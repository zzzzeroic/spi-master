==> flow/design.v <==
module SPI_Controller
#(
    parameter SPI_SCLK_DIV      = 4,
    parameter CPOL              = 1'b0,
    parameter CPHA              = 1'b0,
    parameter SPI_CLK_DIV       = 4,
    parameter SPI_ADDR_WIDTH    = 6,
    parameter SPI_DATA_WIDTH    = 20,
    parameter SPI_WAIT_WIDTH    = 2
)
(
    input i_clk_sys,
    input i_rst_n,
    input i_start,
    input i_rw,                        
    input[SPI_ADDR_WIDTH-1:0] i_address,
    input[SPI_DATA_WIDTH-1:0] i_write_data,          
    output reg[SPI_DATA_WIDTH-1:0] o_read_data,      
    output reg o_data_valid,           
    input       i_MISO,
    output      o_SCLK,
    output reg  o_MOSI,
    output reg  o_SEN
    );
    localparam IDLE = 3'b000, START = 3'b001, SEND_ADDR = 3'b010, SEND_DATA = 3'b011, 
                WAIT_READ = 3'b100, READ_DATA = 3'b101, DONE = 3'b110;
    reg [2:0] spi_state;
    reg [4:0] bit_cnt;            
    reg [3:0] wait_cnt;
    reg [SPI_DATA_WIDTH-1:0] shift_reg;         
    reg [SPI_ADDR_WIDTH-1:0] addr_reg;           
    reg en_SCLK;
    wire SCLK_posedge, SCLK_negedge;
    wire get_number_edge, switch_number_edge;
    assign get_number_edge      = (CPHA==1'b0)?SCLK_posedge:SCLK_negedge;
    assign switch_number_edge   = (CPHA==1'b0)?SCLK_negedge:SCLK_posedge;
    always @(posedge i_clk_sys or negedge i_rst_n) begin
        if(!i_rst_n) begin
            spi_state       <= IDLE;
            o_SEN           <= 1'b1;
            en_SCLK         <= 1'b0;
        end
        else begin
            case (spi_state) 
            IDLE: begin
                if(i_start==1'b1) begin
                    spi_state   <= START;
                    o_SEN       <= 1'b0;
                    en_SCLK     <= 1'b1;
                end
            end
            START: begin
                if(get_number_edge) spi_state <= SEND_ADDR;
            end
            SEND_ADDR:
            begin
                if(get_number_edge && bit_cnt == SPI_ADDR_WIDTH) 
                    spi_state <= (i_rw==1'b1)?WAIT_READ:SEND_DATA;
            end
            WAIT_READ: begin
                if(o_SEN==1'b0 && switch_number_edge) begin
                    o_SEN       <= 1'b1;
                    en_SCLK     <= 1'b0;
                end
                if(wait_cnt==SPI_CLK_DIV*SPI_WAIT_WIDTH-1) 
                begin
                    spi_state   <= READ_DATA;
                    o_SEN       <= 1'b0;
                    en_SCLK     <= 1'b1;
                end
            end
            SEND_DATA:  begin
                if(get_number_edge && bit_cnt == SPI_ADDR_WIDTH+SPI_DATA_WIDTH) begin
                    spi_state   <= DONE;
                end
            end
            READ_DATA:  begin
                if(get_number_edge && bit_cnt == SPI_ADDR_WIDTH+SPI_DATA_WIDTH) begin
                    spi_state   <= DONE;
                end
            end
            DONE: begin
                if(switch_number_edge) begin
                    o_SEN               <= 1'b1;
                    en_SCLK             <= 1'b0;
                    spi_state           <= IDLE;
                end
            end
            default:    begin
                spi_state <= IDLE;
            end
            endcase
        end
    end
    always @(posedge i_clk_sys or negedge i_rst_n) begin
        if(~i_rst_n) begin
            o_data_valid    <= 1'b0;
            o_MOSI          <= 1'b0;
            bit_cnt         <= 'd0;
            shift_reg       <= 'd0;
            addr_reg        <= 'd0;
            o_read_data     <= 'd0;
            wait_cnt        <= 'd0;
        end else begin
            case (spi_state)
            IDLE:
            begin
                o_data_valid    <= (i_start==1'b1)?1'b0:1'b1;
                bit_cnt         <= 'd0;
            end
            START:
            begin
                addr_reg        <= i_address;
                shift_reg       <= i_write_data;
                o_data_valid    <= 1'b0;
                bit_cnt         <= 'd0;
                o_MOSI          <= i_rw;
            end
            SEND_ADDR:
            begin
                if(switch_number_edge) begin  
                    o_MOSI      <= addr_reg[SPI_ADDR_WIDTH-1];
                    addr_reg    <= addr_reg << 1;
                    bit_cnt     <= bit_cnt + 1'b1;
                end
            end
            SEND_DATA:
            begin
                if(switch_number_edge) begin
                    o_MOSI      <= shift_reg[SPI_DATA_WIDTH-1];
                    shift_reg   <= shift_reg << 1'b1;
                    bit_cnt     <= bit_cnt+1'b1;
                end
            end
            WAIT_READ:  
            begin
                wait_cnt    <= wait_cnt+1'b1;
                bit_cnt     <= SPI_ADDR_WIDTH + 1'b1;
            end
            READ_DATA:
            begin
                if(get_number_edge)
                    shift_reg <= {shift_reg[18:0], i_MISO};
                if(switch_number_edge)
                    bit_cnt <= bit_cnt+1'b1;
            end
            DONE:
            begin
                if(i_rw==1'b1) 
                    o_read_data <= shift_reg;
            end
            default:
                bit_cnt <= 'd0;
            endcase
        end
    end
    SPI_SCLK_generator
    #(
        .CPOL(CPOL),
        .SPI_SCLK_DIV(SPI_SCLK_DIV)
    )u_sclk
    (
        .i_clk_sys(i_clk_sys),
        .i_rst_n(i_rst_n),
        .en_SCLK(en_SCLK),
        .o_SCLK(o_SCLK)
    );
    edge_detector #(.POSITIVE_EDGE(1'b1))u_posedge(.i_chip_clk(i_clk_sys), .i_rst_n(i_rst_n), .i_det(o_SCLK), .o_edge(SCLK_posedge));
    edge_detector #(.POSITIVE_EDGE(1'b0))u_negedge(.i_chip_clk(i_clk_sys), .i_rst_n(i_rst_n), .i_det(o_SCLK), .o_edge(SCLK_negedge));
endmodule
module SPI_SCLK_generator
#(
    parameter CPOL          = 1'b0,
    parameter SPI_SCLK_DIV  = 4
)
(
    input i_clk_sys,
    input i_rst_n,
    input en_SCLK,
    output reg o_SCLK
);
reg[7:0] sclk_cnt;
always @(posedge i_clk_sys or negedge i_rst_n) begin
    if(~i_rst_n) begin
        sclk_cnt <= 'd0;
    end
    else if(en_SCLK) begin
        sclk_cnt <= (sclk_cnt < SPI_SCLK_DIV-1'b1) ? sclk_cnt + 1'b1 : 'd0;
    end
    else sclk_cnt <= 'd0;
end
always @(posedge i_clk_sys or negedge i_rst_n) begin
    if(~i_rst_n) begin
        o_SCLK <= CPOL;
    end
    else if(~en_SCLK) begin
        o_SCLK <= CPOL;
    end
    else begin
        o_SCLK <= (sclk_cnt < (SPI_SCLK_DIV>>1)) ? CPOL : ~CPOL;
    end
end
endmodule
module edge_detector
#(
    parameter POSITIVE_EDGE = 1'b1 
    )
    (
    input   i_chip_clk,
    input   i_rst_n,
    input   i_det,
    output  o_edge
);
    reg edge_last_time;
    always @(posedge i_chip_clk or negedge i_rst_n) begin
        if(~i_rst_n) begin
            edge_last_time <= 'd0;
        end
        else begin
            edge_last_time <= i_det;
        end
    end
    generate
        if(POSITIVE_EDGE == 1'b1) 
            assign o_edge = ~edge_last_time&i_det;
        else 
            assign o_edge = edge_last_time&~i_det;
    endgenerate
endmodule
-- Step by step through the tools: SPI_Controller
The steps from the RTL of SPI_Controller to its reports follow in flow order.
Lines are those of the file above, counted from 1.
Operators carry their Yosys type and port widths (W data, S select, Z words).
Cell names lack the library's common part.
A cell with -- has no value.
- design top: SPI_Controller
- clock: i_clk_sys
- cell library: sky130hd
- library corner: tt_025C_1v80

-- Word level
Counts by Yosys on the flattened word-level netlist (proc, flatten, opt, wreduce; memories kept). Register bits leave out memories and registers merged into their read ports (data or address). Print and check cells are left out. Cells with the same type and inputs are merged into one.
- noted register bits after elaboration: 72
- noted memories: 0
- bits in read-only memories: 0
- latch bits: 0
- noted clocked read ports x word width: 0
- bits in writable memories at 0
- eq/ne operators: 20
- divide/modulo/power cells at 0
- reduce/logical cells at 18
- add/sub/neg operators at 3
- noted $mul: 0
- shift operators at 0
- bitwise operators at 6
- $lt $le $gt $ge: 2
- noted mux-type cells: 34
- operators with widths (cell ; number):
    $pmux W20 S3 ; 1
    $mux W20 ; 2
    $mux W3 ; 7
    $pmux W3 S6 ; 1
    $lt A8 B2 Y1 const B ; 2
    $mux W8 ; 2
    $pmux W5 S3 ; 1
    $ne A2 B1 Y1 const B ; 7
    $mux W1 ; 13
    $pmux W6 S2 ; 1
    $eq A3 B3 Y1 const B ; 3
    $reduce_bool A3 Y1 ; 3
    $pmux W1 S3 ; 3
    $add A8 B1 Y8 const B ; 1
    $ne A2 B2 Y1 const B ; 3
    $reduce_and A2 Y1 ; 3
    $eq A3 B2 Y1 const B ; 2
    $reduce_and A3 Y1 ; 2
    $reduce_and A6 Y1 ; 1
    $mux W6 ; 1
    $add A5 B1 Y5 const B ; 1
    $eq A5 B3 Y1 const B ; 1
    $eq A5 B5 Y1 const B ; 1
    $mux W5 ; 1
    $not A1 Y1 ; 4
    $reduce_bool A2 Y1 ; 2
    $add A4 B1 Y4 const B ; 1
    $eq A4 B3 Y1 const B ; 1
Other operator kinds: 9; their cells: 12.

-- Longest topological paths
Yosys ltp: most cells in a row. Word level: on the elaborated netlist, between registers, memories and ports. Mapped: between sequential cells and ports; inverters and the memories' decode and read muxes count.
- depth after elaboration at 6
- ABC_AREA: 0
- noted depth in mapped cells: 6

-- After synthesis
Source: synth_stat.txt of the flow (Yosys; design flattened, memories mapped). It holds for the ABC_AREA given above (unset counts as 0); a run with the other value may have another netlist.
- chip area (Yosys) at 3530.9 µm²
- cell count: 265
- area of sequential cells at 1904.3 µm²
- buffer cells: 15
- flip-flops: 76
- cell types (cell ; number):
    dfrtp_1 ; 74
    mux2_4 ; 36
    mux2_2 ; 24
    nand2_1 ; 23
    dfstp_2 ; 2
    ha_1 ; 4
    buf_6 ; 4
    a31oi_1 ; 7
    a211oi_1 ; 5
    buf_2 ; 7
    o21ai_0 ; 7
    nand2b_1 ; 5
    nor2b_1 ; 5
    nor2_1 ; 8
    a41oi_1 ; 3
    mux2_1 ; 2
    a21oi_1 ; 4
    mux2i_1 ; 2
Other cell types: 26; their cells: 43.
The figures by module come from a second, unflattened synthesis with its own total; it is not the netlist above.
- noted cell total of the unflattened synthesis: 279
- area total of the unflattened synthesis at 3324.4 µm²
Rows give one instance, submodules left out.
- by module (module ; seq. area (µm²) ; times used ; area (µm²) ; cells):
    SPI_Controller ; 1654.1 ; 1 ; 2959.1 ; 258
    SPI_SCLK_generator (CPOL=0, SPI_SCLK_DIV=4) ; 225.2 ; 1 ; 287.8 ; 17
    edge_detector (POSITIVE_EDGE=0) ; 25.0 ; 1 ; 38.8 ; 2
    edge_detector (POSITIVE_EDGE=1) ; 25.0 ; 1 ; 38.8 ; 2

-- Timing after synthesis
Source: OpenSTA report_checks on the synthesized netlist (no wires, ideal clock, input and output delay 20% of the period each), path of least setup slack; recovery checks are left aside. Register names are those of the netlist, which keeps one name where synthesis merged equal registers.
- path kind: reg-to-reg
- start: register u_sclk.o_SCLK
- end: register shift_reg[0]
- noted arrival time: 1399 ps
- driving pins on the path at 6
- period: 1570 ps
- noted slack: 43 ps
- path delay at 1527 ps
- library setup time: 128 ps
- required time: 1442 ps
- period reached after synthesis: 1527 ps
"path delay" = arrival - input delay + setup time.
"driving pins on the path" counts driving pins, that of a launching flip-flop among them; a cell with two outputs on the path counts twice.
"period reached after synthesis" = period - worst setup slack (recovery checks aside). The figure is calculated, with input and output delays left at 20% of the set period.
The rows between start and end are the longest chain of elaborated cells between them; the timing report does not say that the signal goes this way. Where chains are equally long, one stands for them.
Each line given opens the expression or statement behind the cell; cells for indexed reads and writes are added by Yosys, which also makes memories of some case tables.
A register here has more assigning lines than the two given.
- cell sequence: dfrtp_1 nor2b_4 mux2i_1 o22ai_2 buf_6 mux2_1
- length of the longest elaborated chain: 4
- RTL lines, path after synthesis (what ; RTL line ; source):
    start, declared ; 180 ; output reg o_SCLK
    start, assigned ; 194 ; o_SCLK <= CPOL;
    start, assigned ; 200 ; o_SCLK <= (sclk_cnt < (SPI_SCLK_DIV>>1)) ? CPOL : ~CPOL;
    $not A1 Y1 ; 227 ; assign o_edge = edge_last_time&~i_det;
    $and A1 B1 Y1 ; 227 ;
    $mux W20 ; 129 ; if(switch_number_edge) begin
    $pmux W20 S3 ; 105 ; case (spi_state)
    end, assigned ; 114 ; shift_reg       <= i_write_data;
    end, assigned ; 131 ; shift_reg   <= shift_reg << 1'b1;
    end, declared ; 30 ; reg [SPI_DATA_WIDTH-1:0] shift_reg;

-- Path in the finished layout
Path of least setup slack in the final report of record 1 (OpenROAD, finished layout, wires in). Where an end is a register, its clock arrival counts in the times.
The report prints the path's times to 10 ps; the period is as set.
- path kind: reg-to-output
- start: register o_SEN
- end: output o_SEN
- required time: 1700 ps
- noted external output delay: 430 ps
- noted slack: 250 ps
- noted arrival time: 1450 ps
- period: 2130 ps
- driving pins on the path at 2
A register here has more assigning lines than the two given.
- cell sequence: dfstp_2 clkdlybuf4s50_1
- length of the longest elaborated chain: 0
- RTL lines, path after layout (what ; RTL line ; source):
    start, declared ; 23 ; output reg  o_SEN
    start, assigned ; 40 ; o_SEN           <= 1'b1;
    start, assigned ; 48 ; o_SEN       <= 1'b0;
    end, declared ; 23 ;

Wiki page: SPI_Controller / flow data

Measured results for SPI_Controller: 2 stored runs of the Yosys and OpenROAD flow on sky130hd. The settings differ; the order carries no meaning. The constraints put input and output delay at 20% of the set period each and load the outputs with 0.01 pF.
"period reached" means the clock period less the worst setup slack. The figure is calculated, with input and output delays left at 20% of the set period.
"time on the worst setup path" = time allowed to the worst setup path (clock period - input delay - output delay, where it has them) - its slack; a late launch clock adds to it, a late capture clock takes from it.
By "total power after layout" is meant OpenSTA's value without simulated activity: inputs other than the clock are taken to toggle once in ten clock periods, and the tool carries that through the logic.
"time on the worst setup path" is given in steps of 10 ps.

Record 1
Settings were period_ns = 2.13; CORE_UTILIZATION = 56; PLACE_DENSITY = 0.84; CORE_ASPECT_RATIO = 0.79; TNS_END_PERCENT = 20; GPL_TIMING_DRIVEN = 1; GPL_ROUTABILITY_DRIVEN = 1; CTS_CLUSTER_DIAMETER = 215; SLEW_MARGIN = 15; CAP_MARGIN = 20; CORE_MARGIN = 2
- Yosys chip area after synthesis at 3530.9 µm²
- total die area: 6960.5 µm²
- noted the standard-cell area of the final layout: 4449.3 µm²
- utilization after layout: 73.7 %
- setup slack of the worst path at 250 ps
- noted the total negative slack: 0 ps
- total power after layout: 3236 µW
- noted the period reached: 1880 ps
- time on the worst setup path: 1450 ps
- type of the worst setup path: reg-to-output

Record 2
Settings were period_ns = 1.5; CORE_UTILIZATION = 46; PLACE_DENSITY_LB_ADDON = 0.3; HOLD_SLACK_MARGIN = 0.13; TNS_END_PERCENT = 45; GPL_ROUTABILITY_DRIVEN = 0; SLEW_MARGIN = 25; MAX_ROUTING_LAYER = met4; CAP_MARGIN = 20; CORE_MARGIN = 2
- Yosys chip area after synthesis at 3530.9 µm²
- total die area: 8392.4 µm²
- noted the standard-cell area of the final layout: 4703.3 µm²
- utilization after layout: 64.2 %
- setup slack of the worst path at -45 ps
- noted the total negative slack: -690 ps
- total power after layout: 4493 µW
- noted the period reached: 1545 ps
- time on the worst setup path: 1540 ps
- type of the worst setup path: reg-to-reg
